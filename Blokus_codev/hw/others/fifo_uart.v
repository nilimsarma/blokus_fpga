==> flow/design.v <==
module fifo
   #(
    parameter B=8,  
              W=2   
   )
   (
    input wire clk, reset,
    input wire rd, wr,
    input wire [B-1:0] w_data,
    output wire empty, full,
    output wire [B-1:0] r_data
   );
   reg [B-1:0] array_reg [2**W-1:0];   
   reg [W-1:0] w_ptr_reg, w_ptr_succ, r_ptr_reg, r_ptr_succ;
   reg full_reg, empty_reg;
	wire wr_en;
   assign r_data = array_reg[r_ptr_reg];	
   assign wr_en = wr & ~full_reg;
   always @(posedge clk, posedge reset)
      if (reset)
         begin
            w_ptr_reg <= 0;
            r_ptr_reg <= 0;
				w_ptr_succ <= 0;
				r_ptr_succ <= 0;
            full_reg <= 1'b0;
            empty_reg <= 1'b1;
         end
      else
         begin
				if (wr_en)  array_reg[w_ptr_reg] <= w_data;
				w_ptr_succ <= w_ptr_reg + 1;
				r_ptr_succ <= r_ptr_reg + 1;
				case ({wr, rd})
					2'b01:  
						if (~empty_reg)  
							begin
								r_ptr_reg <= r_ptr_succ;
								full_reg <= 1'b0;
								if (r_ptr_succ==w_ptr_reg)
									empty_reg <= 1'b1;
							end
					2'b10:  
						if (~full_reg)  
							begin
								w_ptr_reg <= w_ptr_succ;
								empty_reg <= 1'b0;
								if (w_ptr_succ==r_ptr_reg)
									full_reg <= 1'b1;
							end
					2'b11:  
						begin
							w_ptr_reg <= w_ptr_succ;
							r_ptr_reg <= r_ptr_succ;
						end
				endcase
         end
	assign full = full_reg;
   assign empty = empty_reg;
endmodule
* From RTL to reports: fifo
Tool output for the design above, in the order of the flow. Lines are those of the file above, counted from 1. Cell names lack the library's common part. The mark n/a stands for no value.
Inputs: top module fifo, clock clk, standard-cell library sky130hd, timing corner tt_025C_1v80

* Word-level counts
Counts by Yosys on the flattened word-level netlist (proc, flatten, opt, wreduce). Print and check cells are left out. Cells with the same type and inputs are merged into one.
Operators by class: equal/unequal tests 13, $add $sub $neg 2, mux-type cells 13, bitwise gates (word level) 3, reductions and logical operators 13
Operators by type and width (number):
- case mux 8 bit (select 4 bit) | 1
- equality test 2 bit (second input constant) | 6
- AND reduction 3 bit | 4
- AND reduction 2 bit | 4
- case mux 2 bit (select 2 bit) | 2
- equality test 2 x 1 -> 1 bit (second input constant) | 3
- nonzero test 2 bit | 3
- two-way mux 1 bit | 6
- adder 2 x 1 -> 2 bit (second input constant) | 2
- equality test 2 bit | 2
- inequality test 2 bit (second input constant) | 2
- logical NOT 2 bit | 2
- case mux 1 bit (select 2 bit) | 2
- two-way mux 2 bit | 2
- inverter 1 bit | 2
- AND 1 bit | 1
Word-level totals: flip-flop bits (word level) 42, output and inout port bits 10, elaborated cells 54, bits of input ports 12

* Logic depth
Depth = most cells in a row (Yosys ltp): at word level without a register or memory, in the mapped netlist without a sequential cell, where the memories' decode and read muxes count.
Logic depth: depth in word-level cells 4, ABC_AREA 0, gate-level depth with buffers 5, gate-level depth less buffers 4

* Netlist
Yosys stat after the flow's synthesis: flattened, memories mapped to cells. It holds for the ABC_AREA given above (unset counts as 0); a run with the other value may have another netlist. The area totals of this step are shown rounded.
Mapped netlist: chip area (Yosys) 1730 um^2, mapped flip-flops 42, cell count 105, buffer cells 3, sequential part of the area 1210 um^2
Cells by type:
- edfxtp_1 | number 32, area in all 960.922 um^2
- dfrtp_1 | number 9, area in all 225.216 um^2
- ha_1 | number 8, area in all 100.096 um^2
- a222oi_1 | number 8, area in all 80.077 um^2
- mux2i_1 | number 8, area in all 80.077 um^2
- inv_1 | number 15, area in all 56.304 um^2
- mux2_4 | number 2, area in all 30.029 um^2
- dfstp_2 | number 1, area in all 26.275 um^2
- and2_1 | number 4, area in all 25.024 um^2
- mux2_1 | number 2, area in all 22.522 um^2
- o21ai_2 | number 2, area in all 17.517 um^2
- xnor2_1 | number 2, area in all 17.517 um^2
- xor2_1 | number 2, area in all 17.517 um^2
- buf_6 | number 1, area in all 11.261 um^2
- nand4b_1 | number 1, area in all 8.758 um^2
- o32ai_1 | number 1, area in all 8.758 um^2
- and3_2 | number 1, area in all 7.507 um^2
- nor3b_1 | number 1, area in all 7.507 um^2
Not listed: further types 5, cells in them 5.

* Path before layout
Path of least setup slack by OpenSTA after synthesis, without wires, with an ideal clock, recovery checks aside; 20% of the period is set as input and as output delay. Where synthesis merged equal registers, the netlist keeps one of their names.
Timing path after synthesis: path type register to output, start reg r_ptr_reg[0], end out r_data[0], period 1.62 ns, output delay 0.324 ns, time at the first pin 0.000 ns, driving pins on the path 6, delay of the path 1.234 ns, buffers on the path 1, arrival time 1.234 ns, required time 1.296 ns, slack 0.062 ns, period reached after synthesis 1.558 ns
"delay of the path" = arrival - input delay + setup time. A path that ends at an output port has no setup time. "driving pins on the path" counts driving pins, that of a launching flip-flop among them; a cell with two outputs on the path counts twice. "period reached after synthesis" = period - worst setup slack (recovery checks aside). The figure is calculated, with input and output delays left at 20% of the set period. Between the ends stands the longest chain of elaborated cells between them, by number of cells; it is not shown to be the way that was timed. Of several equally long chains one is given. A line is the first line of the expression or statement that the cell stems from. Yosys adds cells for indexed reads and writes and turns some case tables into memories. A register here has more assigning lines than the two given.
Between the ends, after synthesis: path through dfrtp_1 > inv_1 > ha_1 > buf_6 > a222oi_1 > mux2i_1, length of the longest elaborated chain 2, elaborated cells on any way between the ends 5, source lines of those cells 1, classes of those cells eq/ne: 3; mux: 1; reduce/logical: 1
RTL lines, path after synthesis:
- from (decl) | line 14 | reg [W-1:0] w_ptr_reg, w_ptr_succ, r_ptr_reg, r_ptr_succ;
- from (assign) | line 38 | r_ptr_reg <= r_ptr_succ;
- from (assign) | line 54 | r_ptr_reg <= r_ptr_succ;
- equality test 2 bit | line 17 | assign r_data = array_reg[r_ptr_reg];
- case mux 8 bit (select 4 bit) | line 17
- to (decl) | line 11 | output wire [B-1:0] r_data

* Path in the finished layout
Path of least setup slack in the final report of run A (OpenROAD, finished layout, wires in). Where an end is a register, its clock arrival counts in the times.
Timing path post-layout: path type register to output, start reg r_ptr_reg[0], end out r_data[7], slack -0.61 ns, arrival time 1.80 ns, buffers on the path 1, period 1.49 ns, output delay 0.30 ns, driving pins on the path 5, time at the first pin 0.35 ns, required time 1.19 ns
Between the ends stands the longest chain of elaborated cells between them, by number of cells; it is not shown to be the way that was timed. Of several equally long chains one is given. A register here has more assigning lines than the two given.
Between the ends, post-layout: path through dfrtp_2 > ha_2 > a222oi_1 > mux2i_1 > buf_2, length of the longest elaborated chain 2, elaborated cells on any way between the ends 5, source lines of those cells 1, classes of those cells eq/ne: 3; mux: 1; reduce/logical: 1
RTL lines, path post-layout:
- from (decl) | line 14 | reg [W-1:0] w_ptr_reg, w_ptr_succ, r_ptr_reg, r_ptr_succ;
- from (assign) | line 38 | r_ptr_reg <= r_ptr_succ;
- from (assign) | line 54 | r_ptr_reg <= r_ptr_succ;
- equality test 2 bit | line 17 | assign r_data = array_reg[r_ptr_reg];
- case mux 8 bit (select 4 bit) | line 17
- to (decl) | line 11 | output wire [B-1:0] r_data

# Flow runs of fifo

Below are 2 stored runs of the flow (Yosys, OpenROAD; platform sky130hd) on fifo, each with its settings and what was measured, unordered. Constraints: input delay and output delay 20% of the set period each, output load 0.01 pF.
"clock period achieved": clock period set for the run, less the worst setup slack. It is reckoned from that one timing run; input and output delays stay at 20% of the period that was set.
"allowed time less slack (worst setup path)" is the time allowed to the run's worst setup path (the clock period less input and output delay, where it has them) less its slack. Clock arrival times count: a late capture clock shortens it, a late launch clock lengthens it.
"total power of the final layout": no workload was simulated; the value follows from the tool's default switching activity.
Measured values are rounded.

[run A] flow files
==> flow/run.sh <==
#!/bin/bash
# the make line also repeats the synthesis and layout settings of config.mk as NAME=value (left out here)
make -C /OpenROAD-flow-scripts/flow DESIGN_CONFIG=/design/flow/config.mk WORK_HOME=/design/flow/orfs CLKGATE_MAP_FILE= finish
==> flow/config.mk <==
export PLATFORM = sky130hd
export DESIGN_NAME = fifo
export DESIGN_NICKNAME = fifo
export VERILOG_FILES = /design/flow/design.v
export SDC_FILE = /design/flow/constraint.sdc
export NUM_CORES = 4
export LEC_CHECK = 0
export CAP_MARGIN = 20
export CORE_ASPECT_RATIO = 0.81
export CORE_MARGIN = 5
export CORE_UTILIZATION = 72
export MAX_ROUTING_LAYER = met5
export PLACE_DENSITY = 0.52
export SETUP_SLACK_MARGIN = -0.11
export SLEW_MARGIN = 20
==> flow/constraint.sdc <==
create_clock -name core_clock -period 1.49 [get_ports {clk}]
set_input_delay 0.2980 -clock core_clock [delete_from_list [all_inputs] [get_ports {clk}]]
set_output_delay 0.2980 -clock core_clock [all_outputs]
set_load 0.01 [all_outputs]

[run A] result: chip area in the Yosys report 1730 um^2; area inside the die boundary 3480 um^2; std-cell area (final layout) 2190 um^2; post-route utilization 0.925; lowest setup slack -0.609 ns; total negative setup slack -5.40 ns; total power of the final layout 4030 uW; clock period achieved 2.099 ns; allowed time less slack (worst setup path) 1.80 ns; worst setup path type register to output

[run B] flow files
==> flow/run.sh <==
#!/bin/bash
# the make line also repeats the synthesis and layout settings of config.mk as NAME=value (left out here)
make -C /OpenROAD-flow-scripts/flow DESIGN_CONFIG=/design/flow/config.mk WORK_HOME=/design/flow/orfs CLKGATE_MAP_FILE= finish
==> flow/config.mk <==
export PLATFORM = sky130hd
export DESIGN_NAME = fifo
export DESIGN_NICKNAME = fifo
export VERILOG_FILES = /design/flow/design.v
export SDC_FILE = /design/flow/constraint.sdc
export NUM_CORES = 4
export LEC_CHECK = 0
export CAP_MARGIN = 20
export CORE_MARGIN = 2
export CORE_UTILIZATION = 40
export SLEW_MARGIN = 20
==> flow/constraint.sdc <==
create_clock -name core_clock -period 1.54 [get_ports {clk}]
set_input_delay 0.3080 -clock core_clock [delete_from_list [all_inputs] [get_ports {clk}]]
set_output_delay 0.3080 -clock core_clock [all_outputs]
set_load 0.01 [all_outputs]

[run B] result: chip area in the Yosys report 1730 um^2; area inside the die boundary 4860 um^2; std-cell area (final layout) 2200 um^2; post-route utilization 0.539; lowest setup slack -0.439 ns; total negative setup slack -3.06 ns; total power of the final layout 3980 uW; clock period achieved 1.979 ns; allowed time less slack (worst setup path) 1.67 ns; worst setup path type register to output
